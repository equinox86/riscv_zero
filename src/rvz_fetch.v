==> flow/design.v <==
module riscv_zero_fetch(
    input clk,                   
    input reset,                 
    input branch_taken,         
    input  [63:0] pc_in,        
    input  [31:0] inst_data,     
    output reg [63:0] pc_out,  
    output reg [31:0] inst_data_out    
);
always @(posedge clk or posedge reset) begin
    if (reset) begin
        pc_out <= 64'h0;  
        inst_data_out <= 64'h0;  
    end else begin
        inst_data_out <= inst_data[31:0];  
        pc_out <= branch_taken ? pc_in : pc_out + 4;
    end
end
endmodule
Reports on riscv_zero_fetch
Tool output for the design above, in the order of the flow.
Line numbers count from 1 in the design file above.
Operators carry their Yosys type and port widths (W data, S select, Z words).
{"block": "design", "design": "riscv_zero_fetch", "clock": "clk", "cell_library": "sky130hd", "lib_corner": "tt_025C_1v80"}

Word level
Counts by Yosys on the flattened word-level netlist (proc, flatten, opt, wreduce; memories kept). Register bits leave out memories and registers merged into their read ports (data or address); mux counts leave out enables and synchronous resets folded into registers. Print and check cells are left out. Cells with the same type and inputs are merged into one.
{"block": "word_totals", "regBits": 96, "in_bits": 99, "output_inout_bits": 96, "elab_cells": 4}
{"block": "classes", "n_addsub": 1, "n_mux": 1}
{"block": "op_table", "cell": "$add A64 B3 Y64 const B", "count": 1}
{"block": "op_table", "cell": "$mux W64", "count": 1}

Longest topological paths
Longest topological path by Yosys (ltp), each cell counted once; first at word level (registers and memories cut), then after technology mapping (sequential cells cut; the memories' decode and read muxes count).
{"block": "depth", "ltp_word": 2, "ABC_AREA": 0, "mapped_depth": 8, "depth_no_buf": 6}

Synthesis result
The flow's flattened synthesis, as Yosys stat reports it; memories are mapped. The netlist is that of the ABC_AREA named above (0 if unset); the other value can give another one.
The area totals of this step are shown rounded.
{"block": "by_type", "type": "sky130_fd_sc_hd__dfrtp_1", "count": 96, "type_area_um2": 2.4E+03}
{"block": "by_type", "type": "sky130_fd_sc_hd__nand2_1", "count": 53, "type_area_um2": 198.941}
{"block": "by_type", "type": "sky130_fd_sc_hd__o21ai_0", "count": 35, "type_area_um2": 175.168}
{"block": "by_type", "type": "sky130_fd_sc_hd__xnor2_1", "count": 20, "type_area_um2": 175.168}
{"block": "by_type", "type": "sky130_fd_sc_hd__o31ai_1", "count": 22, "type_area_um2": 165.158}
{"block": "by_type", "type": "sky130_fd_sc_hd__or4_1", "count": 22, "type_area_um2": 165.158}
{"block": "by_type", "type": "sky130_fd_sc_hd__a31oi_1", "count": 24, "type_area_um2": 150.144}
{"block": "by_type", "type": "sky130_fd_sc_hd__nand3_1", "count": 26, "type_area_um2": 130.125}
{"block": "by_type", "type": "sky130_fd_sc_hd__xor2_1", "count": 14, "type_area_um2": 122.618}
{"block": "by_type", "type": "sky130_fd_sc_hd__nor2_1", "count": 30, "type_area_um2": 112.608}
{"block": "by_type", "type": "sky130_fd_sc_hd__nand4_1", "count": 14, "type_area_um2": 87.584}
{"block": "by_type", "type": "sky130_fd_sc_hd__clkbuf_1", "count": 23, "type_area_um2": 86.333}
{"block": "by_type", "type": "sky130_fd_sc_hd__and3_1", "count": 10, "type_area_um2": 62.56}
{"block": "by_type", "type": "sky130_fd_sc_hd__nor4_1", "count": 8, "type_area_um2": 50.048}
{"block": "by_type", "type": "sky130_fd_sc_hd__mux2_2", "count": 4, "type_area_um2": 45.043}
{"block": "by_type", "type": "sky130_fd_sc_hd__inv_1", "count": 11, "type_area_um2": 41.29}
{"block": "by_type", "type": "sky130_fd_sc_hd__nor3_1", "count": 8, "type_area_um2": 40.038}
{"block": "by_type", "type": "sky130_fd_sc_hd__nand4_2", "count": 2, "type_area_um2": 25.024}
Other cell types: 18; their cells: 28.
{"block": "mapped", "cells": 450, "yosys_area_um2": 4466, "seq_area_um2": 2402, "ffs": 96, "buffers": 27}

Worst setup path after synthesis
Source: OpenSTA report_checks on the synthesized netlist (no wires, ideal clock, input and output delay 20% of the period each), path of least setup slack; recovery checks are left aside. Register names are those of the netlist, which keeps one name where synthesis merged equal registers.
{"block": "synth_path", "path_type": "reg2reg", "startpoint": "register pc_out[41]", "endpoint": "register pc_out[62]", "clock_period_ns": 3.42, "setup_ns": 0.082, "launch_ns": 0.000, "arrival_ns": 2.277, "t_required_ns": 3.338, "slack_ns": 1.061, "path_delay_ns": 2.359, "driving_pins": 9, "path_buffers": 3, "synth_period_reached_ns": 2.359}
"path_delay_ns" is the arrival time less input delay plus setup time.
"driving_pins" counts driving pins, that of a launching flip-flop among them; a cell with two outputs on the path counts twice.
"synth_period_reached_ns" is the clock period less the worst setup slack; recovery checks do not enter. This is arithmetic on one report: input and output delays are still those of the set period (20% each).
Between the ends stands the longest chain of elaborated cells between them, by number of cells; it is not shown to be the way that was timed. Of several equally long chains one is given.
Each line given opens the expression or statement behind the cell; cells for indexed reads and writes are added by Yosys, which also makes memories of some case tables.
{"block": "synth_via", "cell_sequence": "sky130_fd_sc_hd__dfrtp_1 > sky130_fd_sc_hd__and4_1 > sky130_fd_sc_hd__and3_1 > sky130_fd_sc_hd__buf_6 > sky130_fd_sc_hd__or4b_1 > sky130_fd_sc_hd__buf_2 > sky130_fd_sc_hd__buf_6 > sky130_fd_sc_hd__or4_1 > sky130_fd_sc_hd__a31oi_1", "elab_chain_len": 2, "cells_between": 2, "lines_between": 1, "classes_between": "1 x add/sub; 1 x mux"}
{"block": "synth_lines", "element": "start: declaration", "line_no": 7, "text": "output reg [63:0] pc_out,"}
{"block": "synth_lines", "element": "start: assignment", "line_no": 12, "text": "pc_out <= 64'h0;"}
{"block": "synth_lines", "element": "start: assignment", "line_no": 16, "text": "pc_out <= branch_taken ? pc_in : pc_out + 4;"}
{"block": "synth_lines", "element": "$add A64 B3 Y64", "line_no": 16}
{"block": "synth_lines", "element": "$mux W64", "line_no": 16}
{"block": "synth_lines", "element": "end: assignment", "line_no": 12}
{"block": "synth_lines", "element": "end: assignment", "line_no": 16}
{"block": "synth_lines", "element": "end: declaration", "line_no": 7}

Timing after layout
Path of least setup slack in the final report of run 1 (OpenROAD, finished layout, wires in). Where an end is a register, its clock arrival counts in the times.
{"block": "layout_path", "path_type": "reg2reg", "startpoint": "register pc_out[23]", "endpoint": "register pc_out[62]", "clock_period_ns": 1.56, "setup_ns": 0.14, "launch_ns": 0.33, "arrival_ns": 2.34, "t_required_ns": 1.76, "slack_ns": -0.59, "driving_pins": 8, "path_buffers": 2}
Between the ends stands the longest chain of elaborated cells between them, by number of cells; it is not shown to be the way that was timed. Of several equally long chains one is given.
{"block": "layout_via", "cell_sequence": "sky130_fd_sc_hd__dfrtp_2 > sky130_fd_sc_hd__and4_4 > sky130_fd_sc_hd__nand4_4 > sky130_fd_sc_hd__or4b_4 > sky130_fd_sc_hd__buf_8 > sky130_fd_sc_hd__buf_6 > sky130_fd_sc_hd__o31ai_2 > sky130_fd_sc_hd__a31oi_1", "elab_chain_len": 2, "cells_between": 2, "lines_between": 1, "classes_between": "1 x add/sub; 1 x mux"}
{"block": "layout_lines", "element": "start: declaration", "line_no": 7, "text": "output reg [63:0] pc_out,"}
{"block": "layout_lines", "element": "start: assignment", "line_no": 12, "text": "pc_out <= 64'h0;"}
{"block": "layout_lines", "element": "start: assignment", "line_no": 16, "text": "pc_out <= branch_taken ? pc_in : pc_out + 4;"}
{"block": "layout_lines", "element": "$add A64 B3 Y64", "line_no": 16}
{"block": "layout_lines", "element": "$mux W64", "line_no": 16}
{"block": "layout_lines", "element": "end: assignment", "line_no": 12}
{"block": "layout_lines", "element": "end: assignment", "line_no": 16}
{"block": "layout_lines", "element": "end: declaration", "line_no": 7}

Wiki page: riscv_zero_fetch / flow data

Stored flow runs of riscv_zero_fetch (2 of them; Yosys, OpenROAD, sky130hd). They differ in their settings and are not a sequence. Constraints: input delay and output delay 20% of the set period each, output load 0.01 pF.
"worst_path_time_ns" means the part of the period allowed to the worst setup path (the constraints hold back 20% at inputs and 20% at outputs) less its slack; where the path has registers, the arrival times of their clocks count too.
Results are given in rounded form.

{"run": "run 1", "settings": { "period_ns": 1.56, "CORE_UTILIZATION": 26, "PLACE_DENSITY_LB_ADDON": 0.08, "CORE_ASPECT_RATIO": 0.68, "CORE_MARGIN": 6, "CELL_PAD_IN_SITES_DETAIL_PLACEMENT": 0, "TNS_END_PERCENT": 15, "GPL_TIMING_DRIVEN": 0, "GPL_ROUTABILITY_DRIVEN": 0, "CTS_CLUSTER_SIZE": 89, "CTS_CLUSTER_DIAMETER": 172, "SLEW_MARGIN": 10, "MAX_ROUTING_LAYER": "met5", "CAP_MARGIN": 20 }, "results": { "finalCellArea_um2": 8014, "fin_ws_ns": -0.586, "ys_area_um2": 4466, "worst_path_time_ns": 2.15, "worst_path_kind": "reg2reg", "total_negative_slack_ns": -17.01, "die_um2": 20520 }}
{"run": "run 2", "settings": { "period_ns": 1.41, "CORE_UTILIZATION": 15, "PLACE_DENSITY_LB_ADDON": 0.28, "CORE_MARGIN": 10, "GPL_TIMING_DRIVEN": 1, "CAP_MARGIN": 20, "SLEW_MARGIN": 20 }, "results": { "ys_area_um2": 4466, "finalCellArea_um2": 8807, "total_negative_slack_ns": -26.09, "fin_ws_ns": -0.753, "die_um2": 37070, "worst_path_time_ns": 2.16, "worst_path_kind": "reg2reg" }}
