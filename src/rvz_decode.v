==> flow/design.v <==
module riscv_zero_decode (
    input clk,
    input reset,
    input [31:0] inst_data,
    input [63:0] pc_in,
    input reg_wenable,
    input [4:0] reg_waddr,
    input [63:0] reg_wdata,
    output reg [6:0] opcode,
    output reg [31:0] immediate,
    output reg [4:0]  reg_dest,
    output reg [63:0] reg1_out,
    output reg [63:0] reg2_out,
    output reg [63:0] pc_out,
    output reg writeback_enable,
    output reg memory_access,
    output reg [1:0] writeback_source,
    output reg mem_wenable,
    output reg jump,
    output reg branch,
    output reg ALU_A_mux,
    output reg ALU_B_mux,
    output reg [3:0] ALU_OP
);
wire [6:0] funct7 = inst_data[31:25];  
wire [2:0] funct3 = inst_data[14:12];  
wire [6:0] op = inst_data[6:0];        
wire [4:0] rs1 = inst_data[19:15];     
wire [4:0] rs2 = inst_data[24:20];     
wire [4:0] rd = inst_data[11:7];       
reg [63:0] register_file [0:31];
always @(posedge clk or posedge reset) begin
    if (reset) begin
        opcode <= 7'b0000000;
        reg_dest <= 5'b00000;
        reg1_out <= 64'h0;
        reg2_out <= 64'h0;
        immediate <= 64'h0;
        register_file[0] <= 64'h0;
    end else begin
        writeback_enable <= 1'b0;    
        writeback_source <= 2'b00;   
        memory_access <= 2'b00;      
        jump <= 1'b0;                
        branch <= 1'b0;              
        ALU_A_mux <= 1'b0;           
        ALU_B_mux <= 1'b0;           
        case (op)
            7'b0010011,7'b0011011,7'b0000011: immediate <= $signed(inst_data[31:20]);                                         
            7'b0100011: immediate <= $signed({inst_data[31:25], inst_data[11:7]});                                            
            7'b1100011: immediate <= $signed({inst_data[31], inst_data[7], inst_data[30:25], inst_data[11:8], 1'b0});         
            7'b0110111: immediate <= {inst_data[31:20], {12{1'b0}}};                                                          
            7'b1101111: immediate <= $signed({inst_data[31], inst_data[19:12], inst_data[20], inst_data[30:21], 1'b0});       
            default: immediate <= 64'h0;
        endcase
        case(op)
            7'b0000011: begin  
                memory_access <= 2'b01;
                writeback_enable <= 1'b1;
                writeback_source <= 2'b01;
                ALU_B_mux <= 1'b1;
            end
            7'b0010011,7'b0011011: begin  
                writeback_enable <= 1'b1;
                ALU_B_mux <= 1'b1;
            end
            7'b0010111: begin  
                writeback_enable <= 1'b1;
                ALU_A_mux <= 1'b1;
                ALU_B_mux <= 1'b1;
            end
            7'b0100011: begin  
                memory_access <= 2'b10;
                writeback_source <= 2'b01;
                ALU_B_mux <= 1'b1;
            end
            7'b0110011,7'b0111011: begin 
                writeback_enable <= 1'b1;
            end
            7'b0110111: begin  
                writeback_source <= 2'b10;
            end
            7'b1100011: begin  
                branch <= 1'b1;
            end
            7'b1100011: begin  
                jump <= 1'b1;
                writeback_source <= 2'b11;
                writeback_enable <= 1'b1;
            end
            7'b1100011: begin  
                jump <= 1'b1;
                writeback_source <= 2'b11;
                writeback_enable <= 1'b1;
            end
        endcase
        case (funct3)
            3'b000:
                ALU_OP <= (funct7 == 7'b000_0000) ? 4'h0 : 4'h1;  
            3'b001:
                ALU_OP <= 4'h2;  
            3'b010,3'b011:
                ALU_OP <= 4'h3;  
            3'b100:
                ALU_OP <= 4'h4;  
            3'b101:
                ALU_OP <= (funct7 == 7'b000_0000) ? 4'h6 : 4'h7;  
            3'b110:
                ALU_OP <= 4'h8;  
            3'b111:
                ALU_OP <= 4'h9;  
            default: ALU_OP <= 0;
        endcase
        opcode <= inst_data[6:0];
        reg_dest <= rd;
        reg1_out <= register_file[rs1];
        reg2_out <= register_file[rs2];
        if (reg_wenable) begin
            register_file[reg_waddr] <= reg_wdata;
        end
        register_file[31] <= pc_in;
    end
end
endmodule
From RTL to reports: riscv_zero_decode
The steps from the RTL of riscv_zero_decode to its reports follow in flow order.
Line numbers count from 1 in the design file above.
Cell names lack the library's common part.
A cell with - has no value.
Set-up
  top: riscv_zero_decode
  clock input: clk
  library: sky130hd
  timing corner: tt_025C_1v80

Elaborated design
Counts by Yosys on the flattened word-level netlist (proc, flatten, opt, wreduce). Print and check cells are left out.
Bit counts
  register bits: 2231
  output and inout port bits: 249
  word-level cells: 207
Cells by class
  equal/unequal tests: 109
  muxes and demuxes: 12
  bitwise logic cells: 1
  reduce/logical cells: 41
Operators by type and width (number)
  case mux 64 bit (select 32 bit): 2
  == test 5 bit (second input constant): 47
  case mux 32 bit (select 5 bit): 1
  == test 5 x 4 -> 1 bit (second input constant): 24
  AND reduction 3 bit: 30
  == test 5 x 3 -> 1 bit (second input constant): 12
  == test 5 x 2 -> 1 bit (second input constant): 6
  == test 7 x 6 -> 1 bit (second input constant): 4
  case mux 4 bit (select 7 bit): 1
  == test 7 x 5 -> 1 bit (second input constant): 3
  == test 5 x 1 -> 1 bit (second input constant): 3
  logical NOT 5 bit: 3
  == test 7 bit (second input constant): 2
  == test 3 bit (second input constant): 4
  == test 7 x 2 -> 1 bit (second input constant): 1
  logical NOT 7 bit: 1
  two-way mux 1 bit: 7
  == test 3 x 2 -> 1 bit (second input constant): 2
  OR reduction 6 bit: 1
  OR reduction 5 bit: 1
  OR reduction 2 bit: 2
  case mux 2 bit (select 2 bit): 1
  == test 3 x 1 -> 1 bit (second input constant): 1
  logical NOT 3 bit: 1
  OR reduction 3 bit: 1
  AND reduction 2 bit: 1
  NOT 1 bit: 1

Longest topological paths
Yosys ltp: most cells in a row. Word level: on the elaborated netlist, between registers, memories and ports. Mapped: between sequential cells and ports; inverters and the memories' decode and read muxes count.
Logic depth
  depth in word-level cells: 3
  ABC_AREA: 0
  gate-level depth with buffers: 11

After synthesis
Yosys stat after the flow's synthesis: flattened, memories mapped to cells. It holds for the ABC_AREA given above (unset counts as 0); a run with the other value may have another netlist.
Cells by type
  edfxtp_1: number 1995, total area 5.99E+04 um2
  a22oi_1: number 1828, total area 1.37E+04 um2
  dfrtp_1: number 229, total area 5.73E+03 um2
  nand2_1: number 619, total area 2.32E+03 um2
  nand4_1: number 182, total area 1.14E+03 um2
  buf_2: number 216, total area 1.08E+03 um2
  a21oi_1: number 190, total area 950.912 um2
  buf_4: number 114, total area 855.821 um2
  nor2_1: number 202, total area 758.227 um2
  mux2_2: number 66, total area 743.213 um2
  nor4_1: number 96, total area 600.576 um2
  clkbuf_1: number 158, total area 593.069 um2
  nor3_1: number 95, total area 475.456 um2
  o32a_1: number 28, total area 280.269 um2
  a221oi_1: number 28, total area 245.235 um2
  nand3_1: number 49, total area 245.235 um2
  a22o_1: number 22, total area 192.685 um2
  a222oi_1: number 18, total area 180.173 um2
Other cell types: 45; their cells: 267.
Synthesis totals
  cell count: 6402
  mapped area: 91908.1 um2
  sequential part of the area: 65638.0 um2
  mapped flip-flops: 2224

Worst setup path after synthesis
Path of least setup slack by OpenSTA after synthesis, without wires, with an ideal clock, recovery checks aside; 20% of the period is set as input and as output delay. Where synthesis merged equal registers, the netlist keeps one of their names.
Timing path post-synthesis
  path kind: input to register
  from: input port reset
  to: register register_file[21][0]
  period: 14.5 ns
  input delay: 2.900 ns
  library setup time: 0.486 ns
  launch time at the first pin: 2.900 ns
  data arrival time: 12.798 ns
  required time: 14.014 ns
  path slack: 1.216 ns
  path delay: 10.384 ns
  driving pins on the path: 4
  buffers on the path: 0
  period reached after synthesis: 13.284 ns
"path delay" is the arrival time less input delay plus setup time.
"driving pins on the path": output pins that drive a net of the path, with the launching flip-flop's if there is one; two outputs of one cell count as two.
"period reached after synthesis" = period - worst setup slack (recovery checks aside). The figure is calculated, with input and output delays left at 20% of the set period.
The rows between start and end are the longest chain of elaborated cells between them; the timing report does not say that the signal goes this way. Where chains are equally long, one stands for them.
Each line given opens the expression or statement behind the cell; cells for indexed reads and writes are added by Yosys, which also makes memories of some case tables.
Between the ends, post-synthesis
  cells stage by stage: inv_1 > and3_1 > nand3b_1 > nor2_1
  cells in the longest elaborated chain: 2
  elaborated cells on any way between the ends: 2
  source lines of those cells: 0
Ends and longest elaborated chain, post-synthesis
  start, declared: RTL line 3  | input reset,
  NOT 1 bit
  AND reduction 3 bit
  end, assigned: RTL line 119  | register_file[reg_waddr] <= reg_wdata;
  end, declared: RTL line 31  | reg [63:0] register_file [0:31];

Worst path after layout
From the final timing report of run A: the path of least setup slack in the routed layout; clock arrival at registers is part of the times.
Timing path post-layout
  path kind: input to register
  from: input port inst_data[18]
  to: register reg1_out[26]
  period: 20.8 ns
  input delay: 4.16 ns
  library setup time: 0.08 ns
  launch time at the first pin: 4.16 ns
  data arrival time: 9.21 ns
  required time: 21.58 ns
  path slack: 12.36 ns
  driving pins on the path: 9
  buffers on the path: 3
The rows between start and end are the longest chain of elaborated cells between them; the timing report does not say that the signal goes this way. Where chains are equally long, one stands for them.
Between the ends, post-layout
  cells stage by stage: clkdlybuf4s50_1 > buf_4 > nand2b_1 > nor2_4 > buf_4 > a22oi_1 > o21ai_1 > nor4_1 > a21oi_1
  cells in the longest elaborated chain: 2
  elaborated cells on any way between the ends: 33
  source lines of those cells: 1
Ends and longest elaborated chain, post-layout
  start, declared: RTL line 4  | input [31:0] inst_data,
  == test 5 bit: RTL line 116  | reg1_out <= register_file[rs1];
  case mux 64 bit (select 32 bit): RTL line 116
  end, assigned: RTL line 36  | reg1_out <= 64'h0;
  end, assigned: RTL line 116
  end, declared: RTL line 12  | output reg [63:0] reg1_out,

2 stored runs of riscv_zero_decode in the flow (synthesis by Yosys, layout by OpenROAD, sky130hd cells), in arbitrary order. Constraints: input delay and output delay 20% of the set period each, output load 0.01 pF.
"achieved clock period (ns)" = clock period - worst setup slack. The figure is calculated, with input and output delays left at 20% of the set period.
By "worst setup path time (ns)" is meant the share of the clock period that the worst setup path is allowed (20% is reserved at inputs, 20% at outputs), minus its slack. Clock arrival times at its registers enter into it.
"finish__power__total" rests on the timing tool's default activity at the inputs, not on a simulated workload.

settings of run A
{
  "period_ns": 20.8,
  "CORE_UTILIZATION": 59,
  "PLACE_DENSITY": 0.4,
  "CELL_PAD_IN_SITES_GLOBAL_PLACEMENT": 1,
  "GPL_ROUTABILITY_DRIVEN": 1,
  "CTS_CLUSTER_SIZE": 54,
  "MAX_ROUTING_LAYER": "met4",
  "CAP_MARGIN": 20,
  "CORE_MARGIN": 2,
  "SLEW_MARGIN": 20
}
report of run A
yosys chip area after synthesis (um^2): 91908.1
finish__design__die__area: 158950.0
finish__design__instance__area__stdcell: 105308.0
finish__timing__setup__ws: 12.365
finish__timing__setup__tns: 0.000
finish__power__total: 9.801e-03
achieved clock period (ns): 8.435
worst setup path time (ns): 4.28
worst setup path kind: input to register

settings of run B
{
  "period_ns": 23.9,
  "CORE_UTILIZATION": 71,
  "SETUP_SLACK_MARGIN": -0.65,
  "CELL_PAD_IN_SITES_GLOBAL_PLACEMENT": 3,
  "CELL_PAD_IN_SITES_DETAIL_PLACEMENT": 1,
  "TNS_END_PERCENT": 30,
  "ABC_AREA": 0,
  "CTS_CLUSTER_SIZE": 76,
  "CAP_MARGIN": 15,
  "MAX_ROUTING_LAYER": "met5",
  "CORE_MARGIN": 2,
  "SLEW_MARGIN": 20
}
report of run B: did not finish, place, GPL-0301
